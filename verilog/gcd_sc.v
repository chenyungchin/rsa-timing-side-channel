==> flow/design.v <==
module top #(parameter WIDTH = 8)(
    input                clk,
    input                rst_n,
    input                start,
    input  [2*WIDTH-1:0] a_1,
    input  [2*WIDTH-1:0] a_2,
    input  [2*WIDTH-1:0] b_1,
    input  [2*WIDTH-1:0] b_2,
    output [2*WIDTH-1:0] gcd_1,
    output [2*WIDTH-1:0] gcd_2,
    output [2*WIDTH-1:0] s_1,
    output [2*WIDTH-1:0] s_2,
    output [2*WIDTH-1:0] t_1,
    output [2*WIDTH-1:0] t_2,
    output               finish_1,
    output               finish_2
);
gcd gcd_block_1(
    .clk(clk),
    .rst_n(rst_n),
    .start(start),
    .a(a_1),
    .b(b_1),
    .gcd(gcd_1),
    .s(s_1),
    .t(t_1),
    .finish(finish_1)
);
gcd gcd_block_2(
    .clk(clk),
    .rst_n(rst_n),
    .start(start),
    .a(a_2),
    .b(b_2),
    .gcd(gcd_2),
    .s(s_2),
    .t(t_2),
    .finish(finish_2)
);
endmodule
module Divide #(parameter WIDTH = 8) (
    input                    clk,
    input                    rst_n,
    input                    start,
    input      [  WIDTH-1:0] dividend,  
    input      [  WIDTH-1:0] divisor,   
    output     [  WIDTH-1:0] quotient,
    output     [  WIDTH-1:0] remainder,
    output reg               finish
);
parameter IDLE = 0;
parameter CALC = 1;
reg [  WIDTH-1: 0] cnt, cnt_nxt;
reg [2*WIDTH-1: 0] accumulator, accumulator_nxt;
reg [        2: 0] state, state_nxt;
reg                finish_nxt;
reg [  WIDTH-1: 0] dividend_reg, divisor_reg, dividend_nxt, divisor_nxt;
assign quotient = accumulator[WIDTH-1: 0];
assign remainder = accumulator[2*WIDTH-1: WIDTH];
always @(*) begin
    state_nxt = state;
    if (state == IDLE) begin
        if (start) begin
            state_nxt = CALC;
        end
    end else begin
        if (cnt == WIDTH-1) begin
            state_nxt = IDLE;
        end
    end 
end
always @(*) begin
    dividend_nxt = dividend_reg;
    divisor_nxt = divisor_reg;
    if (state == IDLE && start) begin
        dividend_nxt = dividend;
        divisor_nxt = divisor;
    end
end
always @(*) begin
    if (state == IDLE) begin
        accumulator_nxt = 0;
        if (start) begin
            accumulator_nxt[WIDTH-1: 0] = dividend;  
        end
    end else begin  
        if ($unsigned(accumulator[2*WIDTH-2: WIDTH-1] >= $unsigned(divisor_reg))) begin
            accumulator_nxt[2*WIDTH-1: WIDTH] = accumulator[2*WIDTH-2: WIDTH-1] - divisor_reg;
            accumulator_nxt[WIDTH-1: 1] = accumulator[WIDTH-2: 0];
            accumulator_nxt[0] = 1;
        end else begin
            accumulator_nxt[2*WIDTH-1: WIDTH] = accumulator[2*WIDTH-2: WIDTH-1];
            accumulator_nxt[WIDTH-1: 1] = accumulator[WIDTH-2: 0];
            accumulator_nxt[0] = 0;
        end
    end
end
always @(*) begin
    finish_nxt = 0;
    if (state == IDLE) begin
        cnt_nxt = 0;
    end else begin
        if (cnt == WIDTH-1) begin
            cnt_nxt = 0;
            finish_nxt = 1;
        end 
        else begin
            cnt_nxt = cnt + 1;
        end
    end
end
always @(posedge clk or negedge rst_n) begin
    if (!rst_n) begin
        state        <= IDLE;
        cnt          <= 0;
        finish       <= 0;
        dividend_reg <= 0;
        divisor_reg  <= 0;
        accumulator  <= 0;
    end else begin 
        state        <= state_nxt;
        cnt          <= cnt_nxt;
        finish       <= finish_nxt;
        dividend_reg <= dividend_nxt;
        divisor_reg  <= divisor_nxt;
        accumulator  <= accumulator_nxt;
    end
end
endmodule
module gcd #(parameter WIDTH = 8) (
    input                    clk,
    input                    rst_n,
    input                    start,
    input      [2*WIDTH-1:0] a,  
    input      [2*WIDTH-1:0] b,  
    output reg [2*WIDTH-1:0] gcd,
    output     [2*WIDTH-1:0] s,  
    output     [2*WIDTH-1:0] t,
    output reg               finish
);
parameter STATE_IDLE = 0;
parameter STATE_CALC = 1;
parameter STATE_HOLD = 2;
parameter MAX_ITER = 14*WIDTH*WIDTH;
reg  [        2: 0] state, state_nxt;
reg  [2*WIDTH-1: 0] dividend, dividend_nxt;
reg  [2*WIDTH-1: 0] divisor, divisor_nxt;
wire [2*WIDTH-1: 0] quotient, remainder;
reg                 DivideStart, DivideStart_nxt;
wire                DivideFinish;
reg  [2*WIDTH-1: 0] gcd_nxt;
reg                 finish_nxt;
reg  [2*WIDTH-1: 0] s1, s2, s3, t1, t2, t3;
reg  [2*WIDTH-1: 0] s1_nxt, s2_nxt, s3_nxt, t1_nxt, t2_nxt, t3_nxt;
reg  [2*WIDTH-1: 0] cnt, cnt_nxt;
reg  [2*WIDTH-1: 0] iter_cnt, iter_cnt_nxt;
assign s = s2;
assign t = t2;
always @(*) begin
    state_nxt = state;
    if (state == STATE_IDLE && start) begin
        state_nxt = STATE_CALC;
    end else if (state == STATE_CALC && DivideFinish && remainder == 0) begin
        state_nxt = STATE_HOLD;
    end else if (state == STATE_HOLD && iter_cnt == MAX_ITER-1) begin
        state_nxt = STATE_IDLE;
    end
end
always @(*) begin
    DivideStart_nxt = 1'b0;
    if (state == STATE_IDLE && start) begin
        DivideStart_nxt = 1'b1;
    end else if (state == STATE_CALC && DivideFinish && remainder != 0) begin
        DivideStart_nxt = 1'b1;
    end
end
always @(*) begin
    dividend_nxt = dividend;
    divisor_nxt = divisor;
    if (state == STATE_IDLE && start) begin
        dividend_nxt = a;
        divisor_nxt = b;
    end else if (state == STATE_CALC && DivideFinish && remainder != 0) begin
        dividend_nxt = divisor;
        divisor_nxt = remainder;
    end else if (state == STATE_CALC && DivideFinish && remainder == 0) begin
        dividend_nxt = 0;
        divisor_nxt = 0;
    end
end
always @(*) begin
    gcd_nxt = 0;
    finish_nxt = 1'b0;
    if (state == STATE_CALC && DivideFinish && remainder == 0) begin
        gcd_nxt = divisor;
    end else if (state == STATE_HOLD) begin
        gcd_nxt = gcd;
        if (iter_cnt == MAX_ITER-1) begin
            finish_nxt = 1'b1;
        end
    end
end
always @(*) begin
    cnt_nxt = cnt;
    if (state == STATE_CALC && DivideFinish && remainder != 0) cnt_nxt = cnt + 1;
    else if (state == STATE_CALC && DivideFinish && remainder == 0) cnt_nxt = 0;
end
always @(*) begin
    s1_nxt = s1;
    s2_nxt = s2;
    s3_nxt = s3;
    t1_nxt = t1;
    t2_nxt = t2;
    t3_nxt = t3;
    if (state == STATE_CALC && DivideFinish) begin
        if (cnt == 0) begin
            s1_nxt = 1;
            s2_nxt = 0;
            s3_nxt = 1;
            t1_nxt = 0;
            t2_nxt = 1;
            t3_nxt = -quotient;
        end
        else begin
            s1_nxt = s2;
            s2_nxt = s3;
            s3_nxt = s2 - quotient * s3;
            t1_nxt = t2;
            t2_nxt = t3;
            t3_nxt = t2 - quotient * t3;
        end
    end
end
always @(*) begin
    iter_cnt_nxt = 0;
    if (state != STATE_IDLE) begin
        iter_cnt_nxt = iter_cnt + 1;
    end
end
always @(posedge clk or negedge rst_n) begin
    if (!rst_n) begin
        state       <= STATE_IDLE;
        dividend    <= 0;
        divisor     <= 0;
        DivideStart <= 0;
        gcd         <= 0;
        finish      <= 0;
        cnt         <= 0;
        iter_cnt    <= 0;
    end else begin
        state       <= state_nxt;
        dividend    <= dividend_nxt;
        divisor     <= divisor_nxt;
        DivideStart <= DivideStart_nxt;
        gcd         <= gcd_nxt;
        finish      <= finish_nxt;
        cnt         <= cnt_nxt;
        iter_cnt    <= iter_cnt_nxt;
    end
end
always @(posedge clk or negedge rst_n) begin
    if (!rst_n) begin
        s1 <= 0;
        s2 <= 0;
        s3 <= 0;
        t1 <= 0;
        t2 <= 0;
        t3 <= 0;
    end else begin
        s1 <= s1_nxt;
        s2 <= s2_nxt;
        s3 <= s3_nxt;
        t1 <= t1_nxt;
        t2 <= t2_nxt;
        t3 <= t3_nxt;
    end
end
Divide #(.WIDTH(2*WIDTH)) divide0(
    .clk(clk),
    .rst_n(rst_n),
    .start(DivideStart),
    .dividend(dividend),
    .divisor(divisor),
    .quotient(quotient),
    .remainder(remainder),
    .finish(DivideFinish)
);
endmodule
---- Step by step through the tools: top ----
What the tools print for top, step after step.
Lines are those of the file above, counted from 1.
Library cell names are shortened.
Not given: n/a
design
  design top .............................. top
  clock ................................... clk
  library ................................. sky130hd
  timing corner ........................... tt_025C_1v80

---- After elaboration ----
Source: Yosys, flattened and elaborated, memories not mapped. Widths are those after wreduce. Registers that Yosys merges into a memory's read port (data or address) are not register bits. Print and check cells do not count. Equal cells are merged and count once.
cells by class
  add/sub/neg operators ................... 14
  $mul .................................... 4
  order comparisons ....................... 2
  equality and inequality tests ........... 12
  muxes and demuxes ....................... 66
  reduce/logical cells .................... 34
operators with widths
  cell                                            count
  multiplier 16 x 16 -> 16 bit                    4
  2-to-1 mux 16 bit                               38
  adder 16 x 1 -> 16 bit with constant B          6
  subtractor 16 bit                               6
  zero test 16 bit                                4
  2-to-1 mux 3 bit                                12
  equality test 16 x 10 -> 1 bit with constant B  2
  greater-or-equal comparator 16 bit              2
  equality test 16 x 4 -> 1 bit with constant B   2
  negator 16 bit                                  2
  nonzero test 16 bit                             2
  nonzero test 3 bit                              6
  2-to-1 mux 1 bit                                16
  logical AND 1 bit                               12
  zero test 3 bit                                 4
  != test 2 x 1 -> 1 bit with constant B          4
  nonzero test 2 bit                              4
  equality test 3 x 1 -> 1 bit with constant B    2
  equality test 3 x 2 -> 1 bit with constant B    2
  AND reduction 2 bit                             2
word-level totals
  register bits after elaboration ......... 434
  input bits .............................. 67

---- Logic depth ----
Depth = most cells in a row (Yosys ltp): at word level without a register or memory, in the mapped netlist without a sequential cell, where the memories' decode and read muxes count.
logic depth
  depth in word-level cells ............... 6
  ABC_AREA ................................ 1
  gate-level depth with buffers ........... 29

---- After synthesis ----
Yosys stat after the flow's synthesis: flattened, memories mapped to cells. It holds for the ABC_AREA given above (unset counts as 0); a run with the other value may have another netlist.
mapped netlist
  cell count .............................. 5094
  mapped area ............................. 39440.3 µm²
  sequential area ......................... 10762.8 µm²
  mapped flip-flops ....................... 430
cells by type
  cell      count  area in all (µm²)
  dfrtp_1   428    1.07E+04
  fa_1      386    7.73E+03
  inv_1     1259   4.73E+03
  nand2_1   1202   4.51E+03
  ha_1      254    3.18E+03
  o21ai_0   276    1.38E+03
  a21oi_1   207    1.04E+03
  nand3_1   186    930.893
  nor2_1    181    679.402
  clkbuf_1  148    555.533
  xor2_1    60     525.504
  xnor2_1   58     507.987
  o211ai_1  60     450.432
  o22ai_1   55     344.08
  nor3_1    52     260.25
  nand4_1   28     175.168
  a31oi_1   27     168.912
  nor4_1    22     137.632
Other cell types: 36; their cells: 205.

---- Path before layout ----
Path of least setup slack by OpenSTA after synthesis, without wires, with an ideal clock, recovery checks aside; 20% of the period is set as input and as output delay. Where synthesis merged equal registers, the netlist keeps one of their names.
timing post-synthesis
  path kind ............................... register -> register
  start point ............................. register gcd_block_1.divide0.accumulator[6]
  end point ............................... register gcd_block_1.t3[14]
  clock period ............................ 10.4 ns
  setup time .............................. 0.082 ns
  time at the first pin ................... 0.000 ns
  data arrival time ....................... 5.429 ns
  setup slack ............................. 4.889 ns
  path delay .............................. 5.511 ns
  stages .................................. 27
  synthesis period reached ................ 5.511 ns
"path delay" = arrival - input delay + setup time.
"stages" counts driving pins, that of a launching flip-flop among them; a cell with two outputs on the path counts twice.
"synthesis period reached" is the clock period less the worst setup slack; recovery checks do not enter. This is arithmetic on one report: input and output delays are still those of the set period (20% each).
Between the ends stands the longest chain of elaborated cells between them, by number of cells; it is not shown to be the way that was timed. Of several equally long chains one is given.
Each line given opens the expression or statement behind the cell; cells for indexed reads and writes are added by Yosys, which also makes memories of some case tables.
between the ends, post-synthesis
  cell sequence ........................... dfrtp_1 > clkbuf_1 > clkbuf_1 > buf_1 > nand2_1 > fa_1 > inv_1 > fa_1 > fa_1 > inv_1 > fa_1 > fa_1 > inv_1 > fa_1 > inv_1 > ha_1 > nand2_1 > nor2_1 > nand3_1 > nand4_1 > nand2_1 > inv_1 > o21ai_0 > nand2_1 > nand2_1 > nand3_1 > a31oi_1
  length of the longest elaborated chain .. 3
  elaborated cells between the ends (all ways) .. 4
  RTL lines with such cells ............... 3
  classes of those cells .................. add/sub: 2; mul: 1; mux: 1
RTL lines, path post-synthesis
  element                       RTL line  source
  start, declared               54        reg [2*WIDTH-1: 0] accumulator, accumulator_nxt;
  start, assigned               119       accumulator  <= 0;
  start, assigned               126       accumulator  <= accumulator_nxt;
  multiplier 16 x 16 -> 16 bit  230       t3_nxt = t2 - quotient * t3;
  subtractor 16 bit             230
  2-to-1 mux 16 bit             216       if (cnt == 0) begin
  end, assigned                 268       t3 <= 0;
  end, assigned                 275       t3 <= t3_nxt;
  end, declared                 153       reg  [2*WIDTH-1: 0] s1, s2, s3, t1, t2, t3;

---- Timing after layout ----
Path of least setup slack in the final report of run B (OpenROAD, finished layout, wires in). Where an end is a register, its clock arrival counts in the times.
timing post-layout
  path kind ............................... register -> register
  start point ............................. register gcd_block_1.divide0.accumulator[9]
  end point ............................... register gcd_block_1.t3[14]
  clock period ............................ 6.03 ns
  setup time .............................. 0.08 ns
  time at the first pin ................... 0.62 ns
  data arrival time ....................... 6.56 ns
  setup slack ............................. 0.01 ns
  stages .................................. 24
Between the ends stands the longest chain of elaborated cells between them, by number of cells; it is not shown to be the way that was timed. Of several equally long chains one is given.
between the ends, post-layout
  cell sequence ........................... dfrtp_1 > nand2_1 > inv_1 > fa_1 > fa_1 > fa_1 > inv_1 > fa_1 > fa_1 > inv_1 > fa_1 > inv_1 > ha_1 > nand2_1 > nor2_1 > nand3_1 > nand4_1 > nand2_1 > inv_1 > o21ai_0 > nand2_1 > nand2_1 > nand3_1 > a31oi_1
  length of the longest elaborated chain .. 3
  elaborated cells between the ends (all ways) .. 4
  RTL lines with such cells ............... 3
  classes of those cells .................. add/sub: 2; mul: 1; mux: 1
RTL lines, path post-layout
  element                       RTL line  source
  start, declared               54        reg [2*WIDTH-1: 0] accumulator, accumulator_nxt;
  start, assigned               119       accumulator  <= 0;
  start, assigned               126       accumulator  <= accumulator_nxt;
  multiplier 16 x 16 -> 16 bit  230       t3_nxt = t2 - quotient * t3;
  subtractor 16 bit             230
  2-to-1 mux 16 bit             216       if (cnt == 0) begin
  end, assigned                 268       t3 <= 0;
  end, assigned                 275       t3 <= t3_nxt;
  end, declared                 153       reg  [2*WIDTH-1: 0] s1, s2, s3, t1, t2, t3;

Appendix: measured runs

top through Yosys and OpenROAD on sky130hd: 2 stored runs, unordered, with their settings and measured results. The constraints put input and output delay at 20% of the set period each and load the outputs with 0.01 pF.
"achieved clock period (ns)" means the clock period less the worst setup slack. The figure is calculated, with input and output delays left at 20% of the set period.
"worst setup path time (ns)" = time allowed to the worst setup path (clock period - input delay - output delay, where it has them) - its slack; a late launch clock adds to it, a late capture clock takes from it.
"finish__power__total" is the tool's figure for a default switching activity; nothing was simulated.

Flow files of run A
==> flow/run.sh <==
#!/bin/bash
# the make line also repeats the synthesis and layout settings of config.mk as NAME=value (left out here)
make -C /OpenROAD-flow-scripts/flow DESIGN_CONFIG=/design/flow/config.mk WORK_HOME=/design/flow/orfs CLKGATE_MAP_FILE= finish
==> flow/config.mk <==
export PLATFORM = sky130hd
export DESIGN_NAME = top
export DESIGN_NICKNAME = top
export VERILOG_FILES = /design/flow/design.v
export SDC_FILE = /design/flow/constraint.sdc
export NUM_CORES = 4
export LEC_CHECK = 0
export ABC_AREA = 0
export CAP_MARGIN = 20
export CELL_PAD_IN_SITES_GLOBAL_PLACEMENT = 3
export CORE_MARGIN = 2
export CORE_UTILIZATION = 66
export CTS_CLUSTER_DIAMETER = 156
export GPL_ROUTABILITY_DRIVEN = 1
export HOLD_SLACK_MARGIN = 0.05
export PLACE_DENSITY_LB_ADDON = 0.19
export SLEW_MARGIN = 20
==> flow/constraint.sdc <==
create_clock -name core_clock -period 5.35 [get_ports {clk}]
set_input_delay 1.0700 -clock core_clock [delete_from_list [all_inputs] [get_ports {clk}]]
set_output_delay 1.0700 -clock core_clock [all_outputs]
set_load 0.01 [all_outputs]

report of run A: did not finish, place, FLW-0024

Flow files of run B
==> flow/run.sh <==
#!/bin/bash
# the make line also repeats the synthesis and layout settings of config.mk as NAME=value (left out here)
make -C /OpenROAD-flow-scripts/flow DESIGN_CONFIG=/design/flow/config.mk WORK_HOME=/design/flow/orfs CLKGATE_MAP_FILE= finish
==> flow/config.mk <==
export PLATFORM = sky130hd
export DESIGN_NAME = top
export DESIGN_NICKNAME = top
export VERILOG_FILES = /design/flow/design.v
export SDC_FILE = /design/flow/constraint.sdc
export NUM_CORES = 4
export LEC_CHECK = 0
export ABC_AREA = 1
export CAP_MARGIN = 30
export CELL_PAD_IN_SITES_DETAIL_PLACEMENT = 1
export CELL_PAD_IN_SITES_GLOBAL_PLACEMENT = 1
export CORE_ASPECT_RATIO = 0.77
export CORE_MARGIN = 2
export CORE_UTILIZATION = 54
export GPL_ROUTABILITY_DRIVEN = 1
export PLACE_DENSITY = 0.5
export SETUP_SLACK_MARGIN = -0.34
export SLEW_MARGIN = 20
==> flow/constraint.sdc <==
create_clock -name core_clock -period 6.03 [get_ports {clk}]
set_input_delay 1.2060 -clock core_clock [delete_from_list [all_inputs] [get_ports {clk}]]
set_output_delay 1.2060 -clock core_clock [all_outputs]
set_load 0.01 [all_outputs]

report of run B
yosys chip area after synthesis (um^2): 39440.3
finish__design__die__area: 75233.6
finish__design__instance__area__stdcell: 43863.3
finish__timing__setup__ws: 0.006
finish__timing__setup__tns: 0.000
finish__timing__hold__ws: 0.461
finish__power__total: 6.049e-03
achieved clock period (ns): 6.024
worst setup path time (ns): 6.02
worst setup path kind: register -> register
